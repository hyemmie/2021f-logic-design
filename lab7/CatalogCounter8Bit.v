==> flow/design.v <==
`timescale 1ns / 1ps
module CatalogCounter4Bit(
    input P,
    input T,
    input CLK,
    input [3:0] data,
    input LOAD,
    input CLR,
    output RCO,
    output [3:0] Qdata
    );
	 reg [3:0] state = 4'b0000;
	 reg srco = 1'b0;
	 always @ (posedge CLK) begin
		if (CLR == 1'b1) begin
			state <= 4'b0000;
			srco <= 1'b0;
		end
		else if (LOAD == 1'b1) begin 
			state <= data;
				if (data == 4'b1111) begin
					srco <= 1'b1;
				end
				else begin
					srco <= 1'b0;
				end
		end
		else if (P == 1'b1 & T == 1'b1) begin
			if (state == 4'b1110) begin
				srco <= 1'b1;
				state <= state + 1;
			end
			else
				srco <= 1'b0;
				state <= state + 1;
			begin
			end
		end
		else begin
			srco <= srco;
			state <= state;
		end
	 end
	 assign Qdata = state;
	 assign RCO = srco;
endmodule
`timescale 1ns / 1ps
module CatalogCounter8Bit(
	 input P,
	 input T,
    input CLK,
    input [7:0] data,
    input LOAD,
    input CLR,
    output RCO,
    output [7:0] Qdata
    );
	 wire low_rco;
	 wire high_rco;
	 reg total_rco = 1'b0;
	 reg high_clr;
	 CatalogCounter4Bit lower(P, T, CLK, data[3:0], LOAD, CLR, low_rco, Qdata[3:0]);
	 CatalogCounter4Bit higher(low_rco, low_rco, CLK, data[7:4], LOAD, high_clr, high_rco, Qdata[7:4]);
	always @ (posedge CLK) begin
		if (Qdata[7:0] == 8'b11111110 & {P, T, LOAD, CLR} == 4'b1100) begin
			total_rco <= 1'b1;
			high_clr <= 1;
		end
		else begin
			total_rco <= 1'b0;
			high_clr <= CLR;
		end
	end
	 assign RCO = total_rco;
endmodule
## Reports on CatalogCounter8Bit

What the tools print for CatalogCounter8Bit, step after step.
Line numbers count from 1 in the design file above.
Library cell names are shortened.
Not given: --

- Top module: CatalogCounter8Bit
- Clock port: CLK
- Library: sky130hd
- Library corner: tt_025C_1v80

## Elaborated design

Source: Yosys, flattened and elaborated, memories not mapped. Widths are those after wreduce. Registers that Yosys merges into a memory's read port (data or address) are not register bits. Print and check cells do not count. Equal cells are merged and count once.

- Bits in registers: 11
- Bits of input ports: 13
- Output and inout bits: 9

- $add $sub $neg: 2
- Eq/ne operators: 4
- Multiplexer cells: 9
- Bitwise logic cells: 2
- Reduce/logical cells: 2

Operator list:

| kind | count |
|---|---|
| two-way mux 4 bit | 4 |
| == test 4 bit (second input constant) | 3 |
| adder 4 x 1 -> 4 bit (second input constant) | 2 |
| == test 8 bit (second input constant) | 1 |
| two-way mux 1 bit | 5 |
| nonzero test 2 bit | 2 |
| AND 1 bit | 2 |

## Logic depth

Depth = most cells in a row (Yosys ltp): at word level without a register or memory, in the mapped netlist without a sequential cell, where the memories' decode and read muxes count.

- Depth after elaboration: 4
- ABC_AREA: 0
- Gate-level depth with buffers: 5
- Mapped depth without buffers: 5

## After synthesis

The flow's flattened synthesis, as Yosys stat reports it; memories are mapped. The netlist is that of the ABC_AREA named above (0 if unset); the other value can give another one.

- Standard cells after synthesis: 61
- Mapped area: 535.5 um^2
- Area of sequential cells: 220.2 um^2
- Flip-flops: 11

Cell types:

| cell type | count |
|---|---|
| dfxtp_1 | 11 |
| ha_1 | 3 |
| xor2_1 | 4 |
| a211oi_1 | 4 |
| nor2_1 | 7 |
| a21oi_1 | 5 |
| nand2_1 | 6 |
| nand3_1 | 3 |
| nand4_1 | 2 |
| inv_1 | 3 |
| mux2_2 | 1 |
| a311o_1 | 1 |
| and4b_1 | 1 |
| a221oi_1 | 1 |
| a311oi_1 | 1 |
| xnor2_1 | 1 |
| and3_2 | 1 |
| and3_1 | 1 |

Not listed: further types 5, cells in them 5.
The figures by module come from a second, unflattened synthesis with its own total; it is not the netlist above.

- Cell total of the unflattened synthesis: 70
- Area total of the unflattened synthesis: 620.6 um^2

Rows give one instance, submodules left out.

Modules:

| module | instances | cells | area (um^2) |
|---|---|---|---|
| CatalogCounter4Bit | 2 | 31 | 269.0 |
| CatalogCounter8Bit | 1 | 8 | 82.6 |

## Worst setup path after synthesis

Source: OpenSTA report_checks on the synthesized netlist (no wires, ideal clock, input and output delay 20% of the period each), path of least setup slack; recovery checks are left aside. Register names are those of the netlist, which keeps one name where synthesis merged equal registers.

- Path type: reg2reg
- Start: register lower.state[0]
- End: register lower.state[1]
- Clock period: 1370 ps
- Data arrival time: 1213 ps
- Required time: 1300 ps
- Path slack: 87 ps
- Path delay: 1283 ps
- Stages: 5
- Buffers on the path: 0
- Period reached after synthesis: 1283 ps

"path delay" is the arrival time less input delay plus setup time.
"stages": output pins that drive a net of the path, with the launching flip-flop's if there is one; two outputs of one cell count as two.
"period reached after synthesis" = period - worst setup slack (recovery checks aside). The figure is calculated, with input and output delays left at 20% of the set period.
The rows between start and end are the longest chain of elaborated cells between them; the timing report does not say that the signal goes this way. Where chains are equally long, one stands for them.
A line is the first line of the expression or statement that the cell stems from. Yosys adds cells for indexed reads and writes and turns some case tables into memories.
At most two assigning lines are given for a register; there are more.

- Cell sequence: dfxtp_1 inv_1 ha_1 a311o_1 a21oi_1
- Length of the longest elaborated chain: 3

RTL lines, path post-synthesis:

| what | line | RTL |
|---|---|---|
| start: declaration | 12 | `reg [3:0] state = 4'b0000;` |
| start: assignment | 20 | `state <= data;` |
| start: assignment | 31 | `state <= state + 1;` |
| adder 4 x 1 -> 4 bit | 35 | `state <= state + 1;` |
| two-way mux 4 bit | 28 | `else if (P == 1'b1 & T == 1'b1) begin` |
| two-way mux 4 bit | 19 | `else if (LOAD == 1'b1) begin` |
| end: assignment | 20 |  |
| end: assignment | 31 |  |
| end: declaration | 12 |  |

## Timing after layout

Path of least setup slack in the final report of run 1 (OpenROAD, finished layout, wires in). Where an end is a register, its clock arrival counts in the times.
The path's times are printed in steps of 10 ps; the period is the one set.

- Path type: reg2out
- Start: register total_rco
- End: output port RCO
- Clock period: 1450 ps
- Output delay: 290 ps
- Data arrival time: 1090 ps
- Required time: 1160 ps
- Path slack: 70 ps
- Stages: 2
- Buffers on the path: 1

- Cell sequence: dfxtp_1 clkdlybuf4s50_1
- Length of the longest elaborated chain: 0

RTL lines, path after layout:

| what | line | RTL |
|---|---|---|
| start: declaration | 60 | `reg total_rco = 1'b0;` |
| start: assignment | 66 | `total_rco <= 1'b1;` |
| start: assignment | 70 | `total_rco <= 1'b0;` |
| end: declaration | 55 | `output RCO,` |

Subject: CatalogCounter8Bit on sky130hd, stored results

Hello all,

CatalogCounter8Bit through Yosys and OpenROAD on sky130hd: 2 stored runs, unordered, with their settings and measured results. The constraints put input and output delay at 20% of the set period each and load the outputs with 0.01 pF.
"achieved clock period": clock period set for the run, less the worst setup slack. It is reckoned from that one timing run; input and output delays stay at 20% of the period that was set.

### Run 1

==> flow/run.sh <==
#!/bin/bash
# the make line also repeats the synthesis and layout settings of config.mk as NAME=value (left out here)
make -C /OpenROAD-flow-scripts/flow DESIGN_CONFIG=/design/flow/config.mk WORK_HOME=/design/flow/orfs CLKGATE_MAP_FILE= finish
==> flow/config.mk <==
export PLATFORM = sky130hd
export DESIGN_NAME = CatalogCounter8Bit
export DESIGN_NICKNAME = CatalogCounter8Bit
export VERILOG_FILES = /design/flow/design.v
export SDC_FILE = /design/flow/constraint.sdc
export NUM_CORES = 4
export LEC_CHECK = 0
export CAP_MARGIN = 20
export CORE_MARGIN = 2
export CORE_UTILIZATION = 40
export SLEW_MARGIN = 20
==> flow/constraint.sdc <==
create_clock -name core_clock -period 1.45 [get_ports {CLK}]
set_input_delay 0.2900 -clock core_clock [delete_from_list [all_inputs] [get_ports {CLK}]]
set_output_delay 0.2900 -clock core_clock [all_outputs]
set_load 0.01 [all_outputs]

Results of run 1:
- Setup TNS: 0 ps
- Chip area after synthesis (Yosys): 535.5 um^2
- Standard-cell area of the final layout: 825.8 um^2
- Worst setup slack after layout: 68 ps
- Achieved clock period: 1382 ps
- Die footprint: 1647.5 um^2

### Run 2

==> flow/run.sh <==
#!/bin/bash
# the make line also repeats the synthesis and layout settings of config.mk as NAME=value (left out here)
make -C /OpenROAD-flow-scripts/flow DESIGN_CONFIG=/design/flow/config.mk WORK_HOME=/design/flow/orfs CLKGATE_MAP_FILE= finish
==> flow/config.mk <==
export PLATFORM = sky130hd
export DESIGN_NAME = CatalogCounter8Bit
export DESIGN_NICKNAME = CatalogCounter8Bit
export VERILOG_FILES = /design/flow/design.v
export SDC_FILE = /design/flow/constraint.sdc
export NUM_CORES = 4
export LEC_CHECK = 0
export ABC_AREA = 1
export CAP_MARGIN = 20
export CELL_PAD_IN_SITES_DETAIL_PLACEMENT = 2
export CORE_ASPECT_RATIO = 1.84
export CORE_MARGIN = 2
export CORE_UTILIZATION = 39
export CTS_CLUSTER_SIZE = 95
export MIN_ROUTING_LAYER = met1
export SLEW_MARGIN = 15
==> flow/constraint.sdc <==
create_clock -name core_clock -period 2.54 [get_ports {CLK}]
set_input_delay 0.5080 -clock core_clock [delete_from_list [all_inputs] [get_ports {CLK}]]
set_output_delay 0.5080 -clock core_clock [all_outputs]
set_load 0.01 [all_outputs]

Outcome of run 2: no results, placement failed with DPL-0033

Thanks
